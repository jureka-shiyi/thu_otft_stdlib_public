==> flow/design.v <==
module MAC(
    input CLK,
    input reset,
    input [1*32-1:0] in_packed,
    input [1*32-1:0] weight_packed,
    output reg [1+1+$clog2(32)-2:0] out
); 
    genvar i;
    integer j;
    wire [1-1:0] in[32-1:0];
    wire [1-1:0] weight[32-1:0];
    wire [1+1-2:0] out_i[32-1:0];
    reg [1+1+$clog2(32)-2:0] out_s;
    genvar unpk_idx; generate for (unpk_idx=0; unpk_idx<(32); unpk_idx=unpk_idx+1) begin; assign in[unpk_idx][((1)-1):0] = in_packed[((1)*unpk_idx+(1-1)):((1)*unpk_idx)]; end; endgenerate; 
    genvar unpk_idx; generate for (unpk_idx=0; unpk_idx<(32); unpk_idx=unpk_idx+1) begin; assign weight[unpk_idx][((1)-1):0] = weight_packed[((1)*unpk_idx+(1-1)):((1)*unpk_idx)]; end; endgenerate; 
    generate
        if (1 == 1) begin
            for(i=0; i<32; i=i+1) begin
                assign out_i[i] = {1{in[i]}} & weight[i];
            end
        end
        else begin
            for(i=0; i<32; i=i+1) begin
                assign out_i[i] = in[i] * weight[i];
            end
        end
    endgenerate
    always @(*) begin
        out_s = 0;
        for(j=0; j<32; j=j+1) begin
            out_s = out_s + out_i[j];
        end
    end
    always @(posedge CLK) begin
        if(reset) begin
            out <= 0;
        end 
        else begin
            out <= out_s;
        end
    end
endmodule
# Tool chain data of MAC
# What the tools print for MAC, step after step.
# Lines are those of the file above, counted from 1.
# Library cell names are shortened.
# The mark - stands for no value.
# design
design	MAC
clock_port	CLK
cell_library	sky130hd
pvt_corner	tt_025C_1v80

# Word level
# Counts by Yosys on the flattened word-level netlist (proc, flatten, opt, wreduce; memories kept). Register bits leave out memories and registers merged into their read ports (data or address); mux counts leave out enables and synchronous resets folded into registers. Print and check cells are left out. Cells with the same type and inputs are merged into one.
# classes
addsub	31
logic	32
# op_table
cell	count
adder 6 x 1 -> 6 bit	26
bitwise AND 1 bit	32
adder 5 x 1 -> 6 bit	1
adder 4 x 1 -> 5 bit	1
adder 3 x 1 -> 4 bit	1
adder 2 x 1 -> 3 bit	1
adder 1 x 1 -> 2 bit	1
# bits
wordCells	64
regBits	6

# Depth
# Depth = most cells in a row (Yosys ltp): at word level without a register or memory, in the mapped netlist without a sequential cell, where the memories' decode and read muxes count.
# logic_depth
word_depth	32
abc_area	0
ltp_mapped	16
mapped_depth_nobuf	16

# Synthesis result
# Yosys stat after the flow's synthesis: flattened, memories mapped to cells. It holds for the ABC_AREA given above (unset counts as 0); a run with the other value may have another netlist.
# synth_totals
mapped_area_um2	1054.8
flip_flops	6
cells	109
buf_cells	0
seqArea_um2	120.1
# by_type
type	count	area_total_um2
fa_1	24	480.461
and2_1	20	125.12
dfxtp_1	6	120.115
ha_1	7	87.584
inv_1	23	86.333
nand2_1	12	45.043
nor2_1	4	15.014
nand2b_1	2	12.512
a21oi_1	2	10.01
mux2i_1	1	10.01
nor3_2	1	10.01
o21ba_1	1	10.01
and3b_1	1	8.758
xor2_1	1	8.758
a21boi_1	1	7.507
nor2b_1	1	6.256
or2_2	1	6.256
nand3_1	1	5.005

# Timing after synthesis
# Path of least setup slack by OpenSTA after synthesis, without wires, with an ideal clock, recovery checks aside; 20% of the period is set as input and as output delay. Where synthesis merged equal registers, the netlist keeps one of their names.
# synth_timing
path_kind	input to register
from	input port in_packed[0]
to	register out[4]
clock_period_ns	9.69
arrival_ns	6.341
launch_ns	1.938
setup_ns	0.072
driving_pins	15
slack_ns	3.277
n_path_buf	0
delay_ns	4.475
period_less_setup_slack_ns	6.413
# "delay_ns" = arrival - input delay + setup time.
# "driving_pins": output pins that drive a net of the path, with the launching flip-flop's if there is one; two outputs of one cell count as two.
# "period_less_setup_slack_ns" is the clock period less the worst setup slack; recovery checks do not enter. This is arithmetic on one report: input and output delays are still those of the set period (20% each).
# The rows between start and end are the longest chain of elaborated cells between them; the timing report does not say that the signal goes this way. Where chains are equally long, one stands for them.
# A line is the first line of the expression or statement that the cell stems from. Yosys adds cells for indexed reads and writes and turns some case tables into memories.
# synth_between
cell_sequence	and2_1 > fa_1 > inv_1 > fa_1 > inv_1 > fa_1 > fa_1 > fa_1 > fa_1 > ha_1 > inv_1 > fa_1 > nand2b_1 > a21oi_1 > mux2i_1
elab_chain_len	32
cells_between	32
lines_between	2
classes_between	add/sub: 31; logic: 1
# synth_rtl
item	line_no	rtl
from (decl)	4	input [1*32-1:0] in_packed,
bitwise AND 1 bit	19	assign out_i[i] = {1{in[i]}} & weight[i];
adder 1 x 1 -> 2 bit	31	out_s = out_s + out_i[j];
adder 2 x 1 -> 3 bit	31
adder 3 x 1 -> 4 bit	31
adder 4 x 1 -> 5 bit	31
adder 5 x 1 -> 6 bit	31
adder 6 x 1 -> 6 bit (26 in a row)	31
to (assign)	36	out <= 0;
to (assign)	39	out <= out_s;
to (decl)	6	output reg [1+1+$clog2(32)-2:0] out

# Worst path after layout
# From the final timing report of record 2: the path of least setup slack in the routed layout; clock arrival at registers is part of the times.
# layout_timing
path_kind	input to register
from	input port in_packed[0]
to	register out[4]
clock_period_ns	9.52
setup_ns	0.07
launch_ns	1.90
slack_ns	2.82
arrival_ns	6.88
n_path_buf	1
driving_pins	16
# The rows between start and end are the longest chain of elaborated cells between them; the timing report does not say that the signal goes this way. Where chains are equally long, one stands for them.
# layout_between
cell_sequence	clkdlybuf4s50_1 > and2_1 > fa_1 > inv_1 > fa_1 > inv_1 > fa_1 > fa_1 > fa_1 > fa_1 > ha_1 > inv_1 > fa_1 > nand2b_1 > a21oi_1 > mux2i_1
elab_chain_len	32
cells_between	32
lines_between	2
classes_between	add/sub: 31; logic: 1
# layout_rtl
item	line_no	rtl
from (decl)	4	input [1*32-1:0] in_packed,
bitwise AND 1 bit	19	assign out_i[i] = {1{in[i]}} & weight[i];
adder 1 x 1 -> 2 bit	31	out_s = out_s + out_i[j];
adder 2 x 1 -> 3 bit	31
adder 3 x 1 -> 4 bit	31
adder 4 x 1 -> 5 bit	31
adder 5 x 1 -> 6 bit	31
adder 6 x 1 -> 6 bit (26 in a row)	31
to (assign)	36	out <= 0;
to (assign)	39	out <= out_s;
to (decl)	6	output reg [1+1+$clog2(32)-2:0] out

# Stored flow runs of MAC (2 of them; Yosys, OpenROAD, sky130hd). They differ in their settings and are not a sequence. Constraints: input delay and output delay 20% of the set period each, output load 0.01 pF.
# "achieved_period_ns" means the clock period less the worst setup slack. The figure is calculated, with input and output delays left at 20% of the set period.
# "worst_path_time_ns" = time allowed to the worst setup path (clock period - input delay - output delay, where it has them) - its slack; a late launch clock adds to it, a late capture clock takes from it.
# "final_power_uw": no workload was simulated; the value follows from the tool's default switching activity.
# Among the settings, n/a means not set for that run.
# Among the results, n/a means that no value is shown for the run.
item,record 1,record 2
period_ns,10.2,9.52
CORE_UTILIZATION,45,40
SETUP_SLACK_MARGIN,2.21,n/a
PLACE_DENSITY,0.7,n/a
CORE_ASPECT_RATIO,0.84,n/a
CELL_PAD_IN_SITES_GLOBAL_PLACEMENT,2,n/a
CELL_PAD_IN_SITES_DETAIL_PLACEMENT,0,n/a
GPL_TIMING_DRIVEN,0,n/a
GPL_ROUTABILITY_DRIVEN,0,n/a
SLEW_MARGIN,15,20
MIN_ROUTING_LAYER,met1,n/a
CAP_MARGIN,20,20
CORE_MARGIN,2,2
post_route_stdcell_area_um2,n/a,1825.5
worst_path_time_ns,n/a,4.80
worst_path_kind,n/a,input to register
setupTns_ns,n/a,0.000
final_power_uw,n/a,366.3
achieved_period_ns,n/a,6.700
total_die_area_um2,n/a,3063.6
worstSetupSlack_ns,n/a,2.820
ys_area_um2,n/a,1054.8
# Record 1: no final report: placement broke off with GPL-0301
