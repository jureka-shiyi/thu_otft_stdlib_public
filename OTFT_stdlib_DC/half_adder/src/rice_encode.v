==> flow/design.v <==
module rice_encode(
    input CLK,
    input reset,
    input [7:0] data_in,
    input [3:0] k,
    output reg [15:0] code_out,
    output reg valid
);
    integer q, r;
    reg [15:0] temp_code_out;
    always @(posedge CLK or posedge reset) begin
        if (reset) begin
            code_out <= 0;
            valid <= 0;
        end else begin
            q = data_in >> k;
            r = data_in & ((1 << k) - 1);
            temp_code_out = (1 << q) - 1;
            temp_code_out = {temp_code_out, 1'b0, r};
            code_out <= temp_code_out;
            valid <= 1;
        end
    end
endmodule
From RTL to reports: rice_encode
Tool output for the design above, in the order of the flow.
Lines are those of the file above, counted from 1.
Operators: Yosys type, input widths -> output width; for muxes data width and select width s.
Cell names lack the library's common part.
A cell with n/a has no value.
- design top: rice_encode
- clock input: CLK
- library: sky130hd
- corner: tt_025C_1v80

Word-level counts
Counts by Yosys on the flattened word-level netlist (proc, flatten, opt, wreduce; memories kept). Register bits leave out memories and registers merged into their read ports (data or address); mux counts leave out enables and synchronous resets folded into registers. Print and check cells are left out. Cells with the same type and inputs are merged into one.
- output and inout bits: 17
- bits in registers at 17
- input port bits: 14
- elaborated cells: 5
- bitwise logic cells at 1
- shift-type cells: 1
- add/subtract/negate cells: 1
- operators by type and width (operator ; count):
    $shl 1x4->16 const A ; 1
    $sub 16x1->16 const B ; 1
    $and 8x16->16 ; 1

Longest topological paths
Longest topological path by Yosys (ltp), each cell counted once; first at word level (registers and memories cut), then after technology mapping (sequential cells cut; the memories' decode and read muxes count).
- depth after elaboration: 3
- ABC_AREA at 0
- depth in mapped cells: 8
- depth with buffers taken out: 6

Mapped cells and area
The flow's flattened synthesis, as Yosys stat reports it; memories are mapped. The netlist is that of the ABC_AREA named above (0 if unset); the other value can give another one.
The area totals of this step are shown rounded.
- cells by type (type ; count ; area in all (um^2)):
    dfrtp_1 ; 9 ; 225.216
    buf_4 ; 8 ; 60.058
    nor4b_4 ; 1 ; 23.773
    a21oi_1 ; 4 ; 20.019
    and2_1 ; 2 ; 12.512
    ha_1 ; 1 ; 12.512
    nor2b_1 ; 2 ; 12.512
    buf_6 ; 1 ; 11.261
    nand2_1 ; 3 ; 11.261
    xor2_1 ; 1 ; 8.758
    and2_2 ; 1 ; 7.507
    conb_1 ; 2 ; 7.507
    inv_1 ; 2 ; 7.507
    nand3b_1 ; 1 ; 7.507
    nor2_1 ; 2 ; 7.507
    o211ai_1 ; 1 ; 7.507
    o21a_1 ; 1 ; 7.507
    nand2b_1 ; 1 ; 6.256
Other cell types: 6; their cells: 6.
- noted mapped flip-flops: 9
- sequential part of the area at 225.2 um^2
- noted cells in the netlist: 49
- noted mapped area: 489.2 um^2
- buffer cells: 10

Path before layout
Path of least setup slack by OpenSTA after synthesis, without wires, with an ideal clock, recovery checks aside; 20% of the period is set as input and as output delay. Where synthesis merged equal registers, the netlist keeps one of their names.
- path type: input port to flip-flop
- from: input port k[3]
- to: register code_out[2]
- noted time at the first pin: 0.544 ns
- noted setup slack: 1.161 ns
- noted setup time: 0.119 ns
- clock period: 2.72 ns
- driving pins on the path at 6
- delay of the path at 1.015 ns
- noted path buffers: 2
- noted input delay: 0.544 ns
- data arrival time at 1.440 ns
- noted required time: 2.601 ns
- noted synthesis period reached: 1.559 ns
"delay of the path" is the arrival time less input delay plus setup time.
"driving pins on the path": output pins that drive a net of the path, with the launching flip-flop's if there is one; two outputs of one cell count as two.
"synthesis period reached" = period - worst setup slack (recovery checks aside). The figure is calculated, with input and output delays left at 20% of the set period.
The rows between start and end are the longest chain of elaborated cells between them; the timing report does not say that the signal goes this way. Where chains are equally long, one stands for them.
Each line given opens the expression or statement behind the cell; cells for indexed reads and writes are added by Yosys, which also makes memories of some case tables.
- cell sequence: buf_6 > nand3b_1 > ha_1 > clkbuf_2 > xor2_1 > and2_1
- length of the longest elaborated chain at 3
- elaborated cells between the ends (all ways) at 3
- source lines of those cells at 1
- classes of those cells: add/sub: 1; shift: 1; logic: 1
- RTL lines, path post-synthesis (element ; line ; source):
    from (decl) ; 5 ; input [3:0] k,
    $shl 1x4->16 ; 17 ; r = data_in & ((1 << k) - 1);
    $sub 16x1->16 ; 17 ;
    $and 8x16->16 ; 17 ;
    to (assign) ; 13 ; code_out <= 0;
    to (assign) ; 20 ; code_out <= temp_code_out;
    to (decl) ; 6 ; output reg [15:0] code_out,

Worst path after layout
Path of least setup slack in the final report of record 1 (OpenROAD, finished layout, wires in). Where an end is a register, its clock arrival counts in the times.
- path type: input port to flip-flop
- from: input port k[1]
- to: register code_out[2]
- noted setup slack: 0.06 ns
- noted time at the first pin: 0.30 ns
- data arrival time at 1.58 ns
- noted path buffers: 1
- driving pins on the path at 6
- noted input delay: 0.30 ns
- noted required time: 1.64 ns
- clock period: 1.5 ns
- noted setup time: 0.11 ns
The rows between start and end are the longest chain of elaborated cells between them; the timing report does not say that the signal goes this way. Where chains are equally long, one stands for them.
- cell sequence: clkdlybuf4s50_1 > nor2_2 > nand3b_1 > ha_2 > xor2_1 > and2_1
- length of the longest elaborated chain at 3
- elaborated cells between the ends (all ways) at 3
- source lines of those cells at 1
- classes of those cells: add/sub: 1; shift: 1; logic: 1
- RTL lines, path post-layout (element ; line ; source):
    from (decl) ; 5 ; input [3:0] k,
    $shl 1x4->16 ; 17 ; r = data_in & ((1 << k) - 1);
    $sub 16x1->16 ; 17 ;
    $and 8x16->16 ; 17 ;
    to (assign) ; 13 ; code_out <= 0;
    to (assign) ; 20 ; code_out <= temp_code_out;
    to (decl) ; 6 ; output reg [15:0] code_out,

==> runs of rice_encode <==
Measured data: module rice_encode, platform sky130hd, 2 stored runs of the flow under differing settings, order arbitrary. Input and output delays are each 20% of the period that was set; the output load is 0.01 pF.
By "reached clock period" is meant the clock period of the run minus its worst setup slack. This is arithmetic on one report: input and output delays are still those of the set period (20% each).
"time on the worst setup path": the worst setup path's part of the clock period (all of it between registers, 20% less for each end at a port) less its slack. A launch clock that arrives late makes it longer, a capture clock that arrives late makes it shorter.
"total power after layout": no workload was simulated; the value follows from the tool's default switching activity.
Measured values are rounded.

Record 1

==> flow/run.sh <==
#!/bin/bash
# the make line also repeats the synthesis and layout settings of config.mk as NAME=value (left out here)
make -C /OpenROAD-flow-scripts/flow DESIGN_CONFIG=/design/flow/config.mk WORK_HOME=/design/flow/orfs CLKGATE_MAP_FILE= finish
==> flow/config.mk <==
export PLATFORM = sky130hd
export DESIGN_NAME = rice_encode
export DESIGN_NICKNAME = rice_encode
export VERILOG_FILES = /design/flow/design.v
export SDC_FILE = /design/flow/constraint.sdc
export NUM_CORES = 4
export LEC_CHECK = 0
export CAP_MARGIN = 20
export CELL_PAD_IN_SITES_DETAIL_PLACEMENT = 0
export CELL_PAD_IN_SITES_GLOBAL_PLACEMENT = 3
export CORE_ASPECT_RATIO = 1.06
export CORE_MARGIN = 2
export CORE_UTILIZATION = 28
export CTS_CLUSTER_DIAMETER = 310
export GPL_ROUTABILITY_DRIVEN = 0
export MIN_ROUTING_LAYER = met1
export PLACE_DENSITY_LB_ADDON = 0.25
export SLEW_MARGIN = 20
==> flow/constraint.sdc <==
create_clock -name core_clock -period 1.5 [get_ports {CLK}]
set_input_delay 0.3000 -clock core_clock [delete_from_list [all_inputs] [get_ports {CLK}]]
set_output_delay 0.3000 -clock core_clock [all_outputs]
set_load 0.01 [all_outputs]

Measured in record 1:
- noted the time on the worst setup path: 1.14 ns
- worst setup path kind: input port to flip-flop
- noted the setup total negative slack: 0.000 ns
- noted the die footprint: 2098 um^2
- std-cell area (final layout): 760.7 um^2
- reached clock period: 1.436 ns
- post-synthesis cell area at 489.2 um^2
- noted the utilization after layout: 46.6%
- total power after layout: 0.0005911 W
- setup slack of the worst path at 0.064 ns

Record 2

==> flow/run.sh <==
#!/bin/bash
# the make line also repeats the synthesis and layout settings of config.mk as NAME=value (left out here)
make -C /OpenROAD-flow-scripts/flow DESIGN_CONFIG=/design/flow/config.mk WORK_HOME=/design/flow/orfs CLKGATE_MAP_FILE= finish
==> flow/config.mk <==
export PLATFORM = sky130hd
export DESIGN_NAME = rice_encode
export DESIGN_NICKNAME = rice_encode
export VERILOG_FILES = /design/flow/design.v
export SDC_FILE = /design/flow/constraint.sdc
export NUM_CORES = 4
export LEC_CHECK = 0
export CAP_MARGIN = 20
export CORE_MARGIN = 2
export CORE_UTILIZATION = 40
export SLEW_MARGIN = 20
==> flow/constraint.sdc <==
create_clock -name core_clock -period 1.05 [get_ports {CLK}]
set_input_delay 0.2100 -clock core_clock [delete_from_list [all_inputs] [get_ports {CLK}]]
set_output_delay 0.2100 -clock core_clock [all_outputs]
set_load 0.01 [all_outputs]

Measured in record 2:
- noted the time on the worst setup path: 0.77 ns
- worst setup path kind: input port to flip-flop
- noted the setup total negative slack: 0.000 ns
- noted the die footprint: 1519 um^2
- std-cell area (final layout): 710.7 um^2
- reached clock period: 0.983 ns
- post-synthesis cell area at 489.2 um^2
- noted the utilization after layout: 63.1%
- total power after layout: 0.0008237 W
- setup slack of the worst path at 0.067 ns
