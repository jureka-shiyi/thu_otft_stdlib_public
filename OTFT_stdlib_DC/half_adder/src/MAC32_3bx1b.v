==> flow/design.v <==
module MAC32_3bx1b(
    input CLK,
    input reset,
    input [2:0] weight1,
    input [2:0] weight2,
    input [2:0] weight3,
    input [2:0] weight4,
    input [2:0] weight5,
    input [2:0] weight6,
    input [2:0] weight7,
    input [2:0] weight8,
    input [2:0] weight9,
    input [2:0] weight10,
    input [2:0] weight11,
    input [2:0] weight12,
    input [2:0] weight13,
    input [2:0] weight14,
    input [2:0] weight15,
    input [2:0] weight16,
    input [2:0] weight17,
    input [2:0] weight18,
    input [2:0] weight19,
    input [2:0] weight20,
    input [2:0] weight21,
    input [2:0] weight22,
    input [2:0] weight23,
    input [2:0] weight24,
    input [2:0] weight25,
    input [2:0] weight26,
    input [2:0] weight27,
    input [2:0] weight28,
    input [2:0] weight29,
    input [2:0] weight30,
    input [2:0] weight31,
    input [2:0] weight32,
    input [31:0] in,
    output reg [7:0] out
);
    always @(posedge CLK) begin
        if (reset) begin
            out <= 0;
        end
        else begin
            out <= {3{in[0]}} & weight1 + {3{in[1]}} & weight2 + {3{in[2]}} & weight3 + {3{in[3]}} & weight4 + {3{in[4]}} & weight5 + {3{in[5]}} & weight6 + {3{in[6]}} & weight7 + {3{in[7]}} & weight8 + {3{in[8]}} & weight9 + {3{in[9]}} & weight10 + {3{in[10]}} & weight11 + {3{in[11]}} & weight12 + {3{in[12]}} & weight13 + {3{in[13]}} & weight14 + {3{in[14]}} & weight15 + {3{in[15]}} & weight16 + {3{in[16]}} & weight17 + {3{in[17]}} & weight18 + {3{in[18]}} & weight19 + {3{in[19]}} & weight20 + {3{in[20]}} & weight21 + {3{in[21]}} & weight22 + {3{in[22]}} & weight23 + {3{in[23]}} & weight24 + {3{in[24]}} & weight25 + {3{in[25]}} & weight26 + {3{in[26]}} & weight27 + {3{in[27]}} & weight28 + {3{in[28]}} & weight29 + {3{in[29]}} & weight30 + {3{in[30]}} & weight31 + {3{in[31]}} & weight32;
        end
    end
endmodule
# Tool chain data of MAC32_3bx1b
# The steps from the RTL of MAC32_3bx1b to its reports follow in flow order.
# Line numbers count from 1 in the design file above.
# Operators: Yosys type, input widths -> output width; for muxes data width and select width s.
# A cell with -- has no value.
# design
top_module,MAC32_3bx1b
clock,CLK
lib,sky130hd
pvt_corner,tt_025C_1v80

# Word level
# Source: Yosys, flattened and elaborated, memories not mapped. Widths are those after wreduce; folded enables and synchronous resets count as part of the registers. Registers that Yosys merges into a memory's read port (data or address) are not register bits. Print and check cells do not count. Equal cells are merged and count once.
# word_totals
regBits,8
latch_bits,0
ramBits,0
rom_bits,0
clocked_rd_ports_x_width,0
mem_count,0
input_bits,130
out_inout_bits,8
elab_cells,64
# classes
n_addsub,31
mul,0
n_div,0
n_cmp,0
n_eq,0
shift,0
n_mux,0
n_logic,32
n_reduce_logical,0
# op_table
op,count
$add 3x3->4,31
$and 4x4->4,30
$and 3x4->4,1
$and 4x3->4,1

# Logic depth
# Longest topological path by Yosys (ltp), each cell counted once; first at word level (registers and memories cut), then after technology mapping (sequential cells cut; the memories' decode and read muxes count).
# logic_depth
depth_word,33
abc_area,0
depth_mapped,7
mapped_depth_nobuf,7

# After synthesis
# Yosys stat after the flow's synthesis: flattened, memories mapped to cells. It holds for the ABC_AREA given above (unset counts as 0); a run with the other value may have another netlist.
# The area totals of this step are shown rounded.
# types
cell,count
sky130_fd_sc_hd__fa_1,31
sky130_fd_sc_hd__xnor3_1,19
sky130_fd_sc_hd__ha_1,31
sky130_fd_sc_hd__xnor2_1,16
sky130_fd_sc_hd__nand4_1,17
sky130_fd_sc_hd__xor3_1,4
sky130_fd_sc_hd__dfxtp_1,3
sky130_fd_sc_hd__inv_1,15
sky130_fd_sc_hd__nor4_1,8
sky130_fd_sc_hd__buf_4,5
sky130_fd_sc_hd__and3_1,3
sky130_fd_sc_hd__nand4b_1,2
sky130_fd_sc_hd__nor4_2,1
sky130_fd_sc_hd__nor2_1,3
sky130_fd_sc_hd__or4b_1,1
sky130_fd_sc_hd__nor2b_1,1
sky130_fd_sc_hd__conb_1,1
# mapped
stdcells,161
mapped_area_mm2,0.00206
seqArea_mm2,0.0000601
flip_flops,3

# Timing after synthesis
# Source: OpenSTA report_checks on the synthesized netlist (no wires, ideal clock, input and output delay 20% of the period each), path of least setup slack; recovery checks are left aside. Register names are those of the netlist, which keeps one name where synthesis merged equal registers.
# synth_timing
path_type,input to register
start,input port weight4[0]
end,register out[1]
clock_period_ns,3.49
setup_ns,0.088
arrival_time_ns,2.457
t_required_ns,3.402
slack_ns,0.945
delay_ns,1.847
driving_pins,7
path_buffers,0
synth_period_reached_ns,2.545
# "delay_ns" = arrival - input delay + setup time.
# "driving_pins": output pins that drive a net of the path, with the launching flip-flop's if there is one; two outputs of one cell count as two.
# "synth_period_reached_ns" is the clock period less the worst setup slack; recovery checks do not enter. This is arithmetic on one report: input and output delays are still those of the set period (20% each).
# The rows between start and end are the longest chain of elaborated cells between them; the timing report does not say that the signal goes this way. Where chains are equally long, one stands for them.
# A line is the first line of the expression or statement that the cell stems from. Yosys adds cells for indexed reads and writes and turns some case tables into memories.
# synth_between
cell_sequence,sky130_fd_sc_hd__ha_1 > sky130_fd_sc_hd__inv_1 > sky130_fd_sc_hd__fa_1 > sky130_fd_sc_hd__or4b_1 > sky130_fd_sc_hd__nor4_1 > sky130_fd_sc_hd__nand4_1 > sky130_fd_sc_hd__nor4_2
elab_chain_len,30
cells_between,30
lines_between,1
# synth_lines
element,line_no,text
"start, declared",7,"input [2:0] weight4,"
$add 3x3->4,44,out <= {3{in[0]}} & weight1 + {3{in[1]}} & weight2 + {3{in[2]}} & weight3 + {3{in[3]}} & weight4 + {3{in[4]}} ...
$and 4x4->4 (28 in a row),44,
$and 4x3->4,44,
"end, assigned",41,out <= 0;
"end, assigned",44,
"end, declared",37,output reg [7:0] out

# Path in the finished layout
# Path of least setup slack in the final report of run 1 (OpenROAD, finished layout, wires in). Where an end is a register, its clock arrival counts in the times.
# layout_timing
path_type,input to register
start,input port weight31[0]
end,register out[1]
clock_period_ns,2.37
setup_ns,0.09
arrival_time_ns,2.17
t_required_ns,2.49
slack_ns,0.33
driving_pins,7
path_buffers,1
# The rows between start and end are the longest chain of elaborated cells between them; the timing report does not say that the signal goes this way. Where chains are equally long, one stands for them.
# layout_between
cell_sequence,sky130_fd_sc_hd__clkdlybuf4s15_1 > sky130_fd_sc_hd__ha_4 > sky130_fd_sc_hd__fa_2 > sky130_fd_sc_hd__nand4b_1 > sky130_fd_sc_hd__nor4_4 > sky130_fd_sc_hd__nand4_1 > sky130_fd_sc_hd__nor4_2
elab_chain_len,3
cells_between,3
lines_between,1
# layout_lines
element,line_no,text
"start, declared",34,"input [2:0] weight31,"
$add 3x3->4,44,out <= {3{in[0]}} & weight1 + {3{in[1]}} & weight2 + {3{in[2]}} & weight3 + {3{in[3]}} & weight4 + {3{in[4]}} ...
$and 4x4->4,44,
$and 4x3->4,44,
"end, assigned",41,out <= 0;
"end, assigned",44,
"end, declared",37,output reg [7:0] out

# Record of 2 stored runs of the RTL-to-layout flow on MAC32_3bx1b, platform sky130hd. The runs are unordered. Constraints: input delay and output delay 20% of the set period each, output load 0.01 pF.
# "achievedPeriod_ns" means the clock period less the worst setup slack. The figure is calculated, with input and output delays left at 20% of the set period.
# By "power_uw" is meant OpenSTA's value without simulated activity: inputs other than the clock are taken to toggle once in ten clock periods, and the tool carries that through the logic.
# Measured values are rounded.
# A setting shown as -- is not set for that run.
# Results: -- = not shown.
run name,period_ns,CORE_UTILIZATION,SETUP_SLACK_MARGIN,PLACE_DENSITY_LB_ADDON,TNS_END_PERCENT,ABC_AREA,CTS_CLUSTER_SIZE,CTS_CLUSTER_DIAMETER,MIN_ROUTING_LAYER,CAP_MARGIN,CORE_MARGIN,SLEW_MARGIN,HOLD_SLACK_MARGIN,CELL_PAD_IN_SITES_GLOBAL_PLACEMENT,CELL_PAD_IN_SITES_DETAIL_PLACEMENT,MAX_ROUTING_LAYER,post_synth_area_mm2,die_mm2,util_pct,timing.setup.ws_ns,fin_tns_ns,holdWs_ns,power_uw,achievedPeriod_ns
run 1,2.37,27,0.64,0.12,80,0,80,116,met2,20,2,20,--,--,--,--,0.00206,0.00835,54.5,0.328,0.000,0.699,907,2.042
run 2,1.86,63,--,0.13,--,1,--,--,met2,20,9,20,0.06,0,0,met5,--,--,--,--,--,--,--,--
# Run 2: stopped before the end: placement reported FLW-0024
